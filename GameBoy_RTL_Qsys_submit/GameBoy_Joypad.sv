==> flow/design.v <==
module GameBoy_Joypad
(
	input 	logic 	clk,
	input 	logic	reset,
	input 	logic [7:0]  writedata_slv,
	input 	logic 	write_slv,
	input 			chipselect_slv,
	input	logic	P15,
	input 	logic 	P14,
	output  logic 	P13,
	output  logic 	P12,
	output  logic 	P11,
	output  logic 	P10
);
logic	[7:0]		joypad;
always_ff @(posedge clk)
begin
	if (reset) 
	begin
		joypad <= 8'h00;
	end 
	else if (chipselect_slv && write_slv)
	begin
		joypad <= writedata_slv;	
	end
end
always_comb
begin
	 P10 = 1;
	 P11 = 1;
	 P12 = 1;
	 P13 = 1;
    if (!P14)
	 begin
        if (joypad[0])	 
            P10 = 0;
        if (joypad[1])	 
            P11 = 0;
        if (joypad[2])	 
            P12 = 0;
        if (joypad[3])	 
            P13 = 0;
	 end
    if (!P15)
	 begin
        if (joypad[4])	 
            P10 = 0;
        if (joypad[5])	 
            P11 = 0;
        if (joypad[6])	 
            P12 = 0;
        if (joypad[7])	 
            P13 = 0;
	 end
end
endmodule
---- Reports on GameBoy_Joypad ----
The steps from the RTL of GameBoy_Joypad to its reports follow in flow order.
Line numbers count from 1 in the design file above.
Operators: Yosys type, input widths -> output width; for muxes data width and select width s.
Library cell names are shortened.
Not given: --
design
  top module .............................. GameBoy_Joypad
  clock port .............................. clk
  library ................................. sky130hd
  timing corner ........................... tt_025C_1v80

---- Elaborated design ----
Counts by Yosys on the flattened word-level netlist (proc, flatten, opt, wreduce; memories kept). Register bits leave out memories and registers merged into their read ports (data or address); mux counts leave out enables and synchronous resets folded into registers. Print and check cells are left out. Cells with the same type and inputs are merged into one.
operators by class
  mux-type cells .......................... 16
  reductions and logical operators ........ 1
operator list
  kind               number
  $mux 1             16
  $logic_and 1x1->1  1
word-level totals
  register bits ........................... 8
  input port bits ......................... 14
  output and inout port bits .............. 4
  elaborated cells ........................ 18

---- Logic depth ----
Longest topological path by Yosys (ltp), each cell counted once; first at word level (registers and memories cut), then after technology mapping (sequential cells cut; the memories' decode and read muxes count).
logic depth
  word-level depth ........................ 4
  ABC_AREA ................................ 0
  gate-level depth with buffers ........... 4
  mapped depth without buffers ............ 2

---- Synthesis result ----
Yosys stat after the flow's synthesis: flattened, memories mapped to cells. It holds for the ABC_AREA given above (unset counts as 0); a run with the other value may have another netlist.
cell types
  cell type  number  total area (µm²)
  dfxtp_1    8       160.154
  a21bo_1    5       50.048
  a21oi_1    8       40.038
  nand3_1    8       40.038
  a21bo_2    3       30.029
  a22oi_1    4       30.029
  buf_6      2       22.522
  buf_8      1       15.014
  inv_1      2       7.507
  buf_2      1       5.005
  buf_1      1       3.754
mapped netlist
  mapped cells ............................ 43
  synthesis area .......................... 0.0004041 mm²
  sequential area ......................... 0.0001602 mm²
  flip-flop cells ......................... 8
  buffer cells ............................ 5

---- Timing after synthesis ----
Path of least setup slack by OpenSTA after synthesis, without wires, with an ideal clock, recovery checks aside; 20% of the period is set as input and as output delay. Where synthesis merged equal registers, the netlist keeps one of their names.
path after synthesis
  kind .................................... input -> register
  from .................................... input write_slv
  to ...................................... register joypad[4]
  clock period ............................ 1110 ps
  external input delay .................... 222 ps
  library setup time ...................... 70 ps
  launch time at the first pin ............ 222 ps
  data arrival time ....................... 755 ps
  required time ........................... 1040 ps
  slack ................................... 285 ps
  delay of the path ....................... 603 ps
  stages .................................. 4
  buffers on the path ..................... 2
  period reached after synthesis .......... 825 ps
"delay of the path" is the arrival time less input delay plus setup time.
"stages": output pins that drive a net of the path, with the launching flip-flop's if there is one; two outputs of one cell count as two.
"period reached after synthesis" = period - worst setup slack (recovery checks aside). The figure is calculated, with input and output delays left at 20% of the set period.
Between the ends stands the longest chain of elaborated cells between them, by number of cells; it is not shown to be the way that was timed. Of several equally long chains one is given.
A line is the first line of the expression or statement that the cell stems from. Yosys adds cells for indexed reads and writes and turns some case tables into memories.
on the way, after synthesis
  path through ............................ buf_2 -> buf_6 -> a21bo_1 -> a21oi_1
  length of the longest elaborated chain .. 1
  elaborated cells between the ends (all ways) .. 1
  RTL lines with such cells ............... 1
  classes of those cells .................. reduce/logical: 1
RTL lines, path after synthesis
  element             line  text
  start: declaration  6     input logic write_slv,
  $logic_and 1x1->1   22    else if (chipselect_slv && write_slv)
  end: assignment     20    joypad <= 8'h00;
  end: assignment     24    joypad <= writedata_slv;
  end: declaration    15    logic [7:0] joypad;

---- Worst path after layout ----
Path of least setup slack in the final report of stored run 1 (OpenROAD, finished layout, wires in). Where an end is a register, its clock arrival counts in the times.
The report prints the path's times to 10 ps; the period is as set.
path after layout
  kind .................................... register -> output
  from .................................... register joypad[5]
  to ...................................... output P11
  clock period ............................ 1140 ps
  output delay ............................ 230 ps
  launch time at the first pin ............ 240 ps
  data arrival time ....................... 870 ps
  required time ........................... 910 ps
  slack ................................... 40 ps
  stages .................................. 3
  buffers on the path ..................... 1
Between the ends stands the longest chain of elaborated cells between them, by number of cells; it is not shown to be the way that was timed. Of several equally long chains one is given.
on the way, after layout
  path through ............................ dfxtp_2 -> a22oi_1 -> buf_2
  length of the longest elaborated chain .. 2
  elaborated cells between the ends (all ways) .. 2
  RTL lines with such cells ............... 2
  classes of those cells .................. mux: 2
RTL lines, path after layout
  element             line  text
  start: declaration  15    logic [7:0] joypad;
  start: assignment   20    joypad <= 8'h00;
  start: assignment   24    joypad <= writedata_slv;
  $mux 1              48    if (joypad[5])
  $mux 1              44    if (!P15)
  end: declaration    12    output logic P11,

Subject: GameBoy_Joypad on sky130hd, stored results

Hello all,

Design GameBoy_Joypad on sky130hd. What follows are 2 stored runs of the flow, each under its own settings; their order means nothing. The constraints put input and output delay at 20% of the set period each and load the outputs with 0.01 pF.
"period reached" means the clock period less the worst setup slack. The figure is calculated, with input and output delays left at 20% of the set period.
"critical setup path time": the worst setup path's part of the clock period (all of it between registers, 20% less for each end at a port) less its slack. A launch clock that arrives late makes it longer, a capture clock that arrives late makes it shorter.
"total design power" is the tool's figure for a default switching activity; nothing was simulated.
"critical setup path time" is given in steps of 10 ps.

---- stored run 1 ----
settings
  period_ns = 1.14
  CAP_MARGIN = 20
  CORE_MARGIN = 2
  CORE_UTILIZATION = 40
  SLEW_MARGIN = 20
results
  worst setup slack after layout .......... 43 ps
  die area ................................ 0.0012806 mm²
  total design power ...................... 0.5930 mW
  final setup TNS ......................... 0 ps
  post-route worst hold slack ............. 544 ps
  synthesized cell area ................... 0.0004041 mm²
  period reached .......................... 1097 ps
  critical setup path time ................ 870 ps
  class of the worst setup path ........... register -> output
  post-route utilization .................. 63.4%

---- stored run 2 ----
settings
  period_ns = 0.593
  CORE_UTILIZATION = 63
  PLACE_DENSITY_LB_ADDON = 0.09
  CORE_MARGIN = 9
  GPL_TIMING_DRIVEN = 1
  GPL_ROUTABILITY_DRIVEN = 1
  CTS_CLUSTER_SIZE = 61
  CAP_MARGIN = 20
  SLEW_MARGIN = 20
results
  no results, floorplanning failed with PDN-0185

Thanks
