==> flow/design.v <==
module GameBoy_Cartridge
(
	input logic clk,
	input logic reset,
	output logic SYNC_clk,
	output logic GB_rst,
	output logic [25:0] address,
	output logic read,
	output logic write,
	input logic [7:0] readdata,
	output logic [7:0] writedata,
	input logic waitrequest,
	input logic [25:0] hps_address,
	input logic hps_read,
	input logic hps_write,
	output logic [7:0] hps_readdata,
	input logic [7:0] hps_writedata,
	output logic hps_waitrequest,
	input logic [15:0] CART_ADDR,
	output logic [7:0] CART_DATA_in,
	input logic [7:0] CART_DATA_out,
	input logic CART_RD,
	input logic CART_WR,
	output logic [9:0] LEDR
);
logic rom_load_done;
assign LEDR = {10{rom_load_done}};
logic double_speed, double_speed_req;
always_ff @(posedge clk)
begin
	if (reset)
	begin
		rom_load_done <= 0;
		double_speed_req <= 0;
	end
	else if (hps_address[25:0] == (26'h2000000 - 1) && hps_write && !hps_waitrequest) rom_load_done <= hps_writedata[0];
	else if (hps_address[25:0] == (26'h2000000 - 2) && hps_write && !hps_waitrequest);
	else if (hps_address[25:0] == (26'h2000000 - 3) && hps_write && !hps_waitrequest);
	else if (hps_address[25:0] == (26'h2000000 - 4) && hps_write && !hps_waitrequest); 
	else if (hps_address[25:0] == (26'h2000000 - 5) && hps_write && !hps_waitrequest);
	else if (hps_address[25:0] == (26'h2000000 - 6) && hps_write && !hps_waitrequest) double_speed_req <= hps_writedata;
end
always_comb
begin
	address = hps_address;
	read = hps_read;
	write = hps_write;
	hps_readdata = readdata;
	writedata = hps_writedata;
	hps_waitrequest = waitrequest;
	CART_DATA_in = 8'hFF;
	if (rom_load_done)
	begin
		address = {10'b0, CART_ADDR};
		read = CART_RD;
		write = 0;
		CART_DATA_in = readdata;
	end
end
logic [5:0] clk_div;
always_ff @(posedge clk)
begin
    if (reset || !rom_load_done) 
    begin
		GB_rst <= 1;
        double_speed <= 0;
    end
    else
    begin
		if (clk_div[2] && !clk_div[3] && double_speed_req) double_speed <= double_speed;
		else if (!clk_div[2] && clk_div[3] && !double_speed_req) double_speed <= double_speed;
		else double_speed <= double_speed_req;
		if (waitrequest && ((!double_speed && clk_div[3:0] == 4'b0111) || (double_speed && clk_div[2:0] == 3'b011))) clk_div <= clk_div;
		else clk_div <= clk_div + 1;
		GB_rst <= 0;
	end
end
assign SYNC_clk = double_speed ? clk_div[2] : clk_div[3];
endmodule
# Step by step through the tools: GameBoy_Cartridge
# The steps from the RTL of GameBoy_Cartridge to its reports follow in flow order.
# Line numbers count from 1 in the design file above.
# Library cell names are shortened.
# The mark n/a stands for no value.
dict set report inputs {
  top_module {GameBoy_Cartridge}
  clock_port {clk}
  library {sky130hd}
  lib_corner {tt_025C_1v80}
}

# Word-level counts
# Counts by Yosys on the flattened word-level netlist (proc, flatten, opt, wreduce; memories kept). Register bits leave out memories and registers merged into their read ports (data or address); mux counts leave out enables and synchronous resets folded into registers. Print and check cells are left out. Cells with the same type and inputs are merged into one.
dict set report bits {
  ff_bits 10
  in_bits 73
}
dict set report op_classes {
  n_addsub 1
  equal 8
  n_mux 6
  logic 9
  n_reduce_logical 30
}
# cell count
set ops {}
lappend ops {{equality test 26 x 25 -> 1 bit with constant B} 6}
lappend ops {{2-to-1 mux 26 bit} 1}
lappend ops {{logical AND 1 bit} 19}
lappend ops {{NOT 1 bit} 9}
lappend ops {{2-to-1 mux 8 bit} 1}
lappend ops {{zero test 1 bit} 6}
lappend ops {{adder 6 x 1 -> 6 bit with constant B} 1}
lappend ops {{AND reduction 6 bit} 1}
lappend ops {{AND reduction 2 bit} 2}
lappend ops {{equality test 4 x 3 -> 1 bit with constant B} 1}
lappend ops {{2-to-1 mux 1 bit} 4}
lappend ops {{equality test 3 x 2 -> 1 bit with constant B} 1}
lappend ops {{logical OR 1 bit} 2}

# Depth
# Depth = most cells in a row (Yosys ltp): at word level without a register or memory, in the mapped netlist without a sequential cell, where the memories' decode and read muxes count.
dict set report depth {
  depth_word 6
  ABC_AREA 0
  mapped_depth 5
  mapped_depth_nobuf 5
}

# After synthesis
# The flow's flattened synthesis, as Yosys stat reports it; memories are mapped. The netlist is that of the ABC_AREA named above (0 if unset); the other value can give another one.
# The area totals of this step are shown rounded.
dict set report mapped {
  cell_count 109
  synth_area_um2 965
  ff_cells 8
}
# type count area_total_um2
set by_type {}
lappend by_type {buf_4 28 210.202}
lappend by_type {mux2_2 18 202.694}
lappend by_type {edfxtp_1 4 120.115}
lappend by_type {dfxtp_1 4 80.077}
lappend by_type {nor2b_1 12 75.072}
lappend by_type {nand2b_1 9 56.304}
lappend by_type {ha_1 2 25.024}
lappend by_type {nand4_1 4 25.024}
lappend by_type {mux2i_1 2 20.019}
lappend by_type {nand4b_1 2 17.517}
lappend by_type {o21ai_0 3 15.014}
lappend by_type {or2b_1 2 15.014}
lappend by_type {nor4_2 1 12.512}
lappend by_type {inv_1 3 11.261}
lappend by_type {a21oi_1 2 10.01}
lappend by_type {nand3_1 2 10.01}
lappend by_type {and4_1 1 8.758}
lappend by_type {xnor2_1 1 8.758}
# Not listed: further types 6, cells in them 9.

# Timing after synthesis
# OpenSTA on the mapped netlist: ideal clock, no wires. The path of least setup slack (recovery checks aside). Input and output delay are each 20% of the period. Register names are those of the netlist, which keeps one name where synthesis merged equal registers.
dict set report synth_timing {
  path_type {register -> output}
  start {register rom_load_done}
  end {output port address[1]}
  tclk_ps 1860
  out_delay_ps 372
  t_first_pin_ps 0
  arrival_time_ps 1322
  required_ps 1488
  setup_slack_ps 166
  delay_ps 1322
  driving_pins 4
  path_buffers 2
  period_less_setup_slack_ps 1694
}
# "delay_ps" = arrival - input delay + setup time.
# A path that ends at an output port has no setup time.
# "driving_pins": output pins that drive a net of the path, with the launching flip-flop's if there is one; two outputs of one cell count as two.
# "period_less_setup_slack_ps" is the clock period less the worst setup slack; recovery checks do not enter. This is arithmetic on one report: input and output delays are still those of the set period (20% each).
# Between the ends stands the longest chain of elaborated cells between them, by number of cells; it is not shown to be the way that was timed. Of several equally long chains one is given.
# A line is the first line of the expression or statement that the cell stems from. Yosys adds cells for indexed reads and writes and turns some case tables into memories.
dict set report synth_via {
  cell_sequence {dfxtp_1 -> buf_4 -> clkbuf_1 -> mux2_2}
  elab_chain_len 1
  cone_cells 1
}
# element line_no
set synth_rtl {}
lappend synth_rtl {{from (decl)} 26} ;# logic rom_load_done;
lappend synth_rtl {{from (assign)} 33} ;# rom_load_done <= 0;
lappend synth_rtl {{from (assign)} 36} ;# else if (hps_address[25:0] == (26'h2000000 - 1) && hps_write && !hps_waitrequest) rom_load_done <= hps_writeda ...
lappend synth_rtl {{2-to-1 mux 26 bit} 52} ;# if (rom_load_done)
lappend synth_rtl {{to (decl)} 7} ;# output logic [25:0] address,

# Worst path after layout
# From the final timing report of run 1: the path of least setup slack in the routed layout; clock arrival at registers is part of the times.
# The path's times are printed in steps of 10 ps; the period is the one set.
dict set report layout_timing {
  path_type {register -> output}
  start {register rom_load_done}
  end {output port address[1]}
  tclk_ps 1130
  out_delay_ps 230
  t_first_pin_ps 220
  arrival_time_ps 1300
  required_ps 900
  setup_slack_ps -390
  driving_pins 5
  path_buffers 3
}
# Between the ends stands the longest chain of elaborated cells between them, by number of cells; it is not shown to be the way that was timed. Of several equally long chains one is given.
dict set report layout_via {
  cell_sequence {dfxtp_4 -> buf_12 -> clkbuf_16 -> mux2_4 -> buf_6}
  elab_chain_len 1
  cone_cells 1
}
# element line_no
set layout_rtl {}
lappend layout_rtl {{from (decl)} 26} ;# logic rom_load_done;
lappend layout_rtl {{from (assign)} 33} ;# rom_load_done <= 0;
lappend layout_rtl {{from (assign)} 36} ;# else if (hps_address[25:0] == (26'h2000000 - 1) && hps_write && !hps_waitrequest) rom_load_done <= hps_writeda ...
lappend layout_rtl {{2-to-1 mux 26 bit} 52} ;# if (rom_load_done)
lappend layout_rtl {{to (decl)} 7} ;# output logic [25:0] address,

Lab notebook: GameBoy_Cartridge

Measured data: module GameBoy_Cartridge, platform sky130hd, 2 stored runs of the flow under differing settings, order arbitrary. Input and output delays are each 20% of the period that was set; the output load is 0.01 pF.
"period_less_ws_ps" = clock period - worst setup slack. The figure is calculated, with input and output delays left at 20% of the set period.
"worst_setup_path_time_ps" = time allowed to the worst setup path (clock period - input delay - output delay, where it has them) - its slack; a late launch clock adds to it, a late capture clock takes from it.
By "totalPower_uw" is meant OpenSTA's value without simulated activity: inputs other than the clock are taken to toggle once in ten clock periods, and the tool carries that through the logic.
"worst_setup_path_time_ps" is given in steps of 10 ps.
Measured values are rounded.

[flow] run 1: files
==> flow/run.sh <==
#!/bin/bash
# the make line also repeats the synthesis and layout settings of config.mk as NAME=value (left out here)
make -C /OpenROAD-flow-scripts/flow DESIGN_CONFIG=/design/flow/config.mk WORK_HOME=/design/flow/orfs CLKGATE_MAP_FILE= finish
==> flow/config.mk <==
export PLATFORM = sky130hd
export DESIGN_NAME = GameBoy_Cartridge
export DESIGN_NICKNAME = GameBoy_Cartridge
export VERILOG_FILES = /design/flow/design.v
export SDC_FILE = /design/flow/constraint.sdc
export NUM_CORES = 4
export LEC_CHECK = 0
export CAP_MARGIN = 20
export CORE_ASPECT_RATIO = 0.66
export CORE_MARGIN = 2
export CORE_UTILIZATION = 16
export CTS_CLUSTER_SIZE = 45
export GPL_TIMING_DRIVEN = 0
export MAX_ROUTING_LAYER = met4
export PLACE_DENSITY = 0.88
export SLEW_MARGIN = 20
export TNS_END_PERCENT = 40
==> flow/constraint.sdc <==
create_clock -name core_clock -period 1.13 [get_ports {clk}]
set_input_delay 0.2260 -clock core_clock [delete_from_list [all_inputs] [get_ports {clk}]]
set_output_delay 0.2260 -clock core_clock [all_outputs]
set_load 0.01 [all_outputs]

[flow] run 1: metrics
[metrics] totalPower_uw = 1190
[metrics] die_um2 = 6680
[metrics] worst_setup_slack_ps = -391
[metrics] period_less_ws_ps = 1521
[metrics] final_hold_ws_ps = 441
[metrics] yosys_chip_area_um2 = 965
[metrics] worst_setup_path_time_ps = 1300
[metrics] critical_path_type = register -> output
[metrics] stdcell_area_um2 = 2590

[flow] run 2: files
==> flow/run.sh <==
#!/bin/bash
# the make line also repeats the synthesis and layout settings of config.mk as NAME=value (left out here)
make -C /OpenROAD-flow-scripts/flow DESIGN_CONFIG=/design/flow/config.mk WORK_HOME=/design/flow/orfs CLKGATE_MAP_FILE= finish
==> flow/config.mk <==
export PLATFORM = sky130hd
export DESIGN_NAME = GameBoy_Cartridge
export DESIGN_NICKNAME = GameBoy_Cartridge
export VERILOG_FILES = /design/flow/design.v
export SDC_FILE = /design/flow/constraint.sdc
export NUM_CORES = 4
export LEC_CHECK = 0
export CAP_MARGIN = 20
export CELL_PAD_IN_SITES_DETAIL_PLACEMENT = 1
export CORE_ASPECT_RATIO = 0.8
export CORE_MARGIN = 2
export CORE_UTILIZATION = 38
export CTS_CLUSTER_DIAMETER = 279
export GPL_TIMING_DRIVEN = 0
export MIN_ROUTING_LAYER = met1
export PLACE_DENSITY_LB_ADDON = 0.08
export SETUP_SLACK_MARGIN = 0.6
export SLEW_MARGIN = 0
==> flow/constraint.sdc <==
create_clock -name core_clock -period 2.31 [get_ports {clk}]
set_input_delay 0.4620 -clock core_clock [delete_from_list [all_inputs] [get_ports {clk}]]
set_output_delay 0.4620 -clock core_clock [all_outputs]
set_load 0.01 [all_outputs]

[flow] run 2: no results, placement failed with FLW-0024
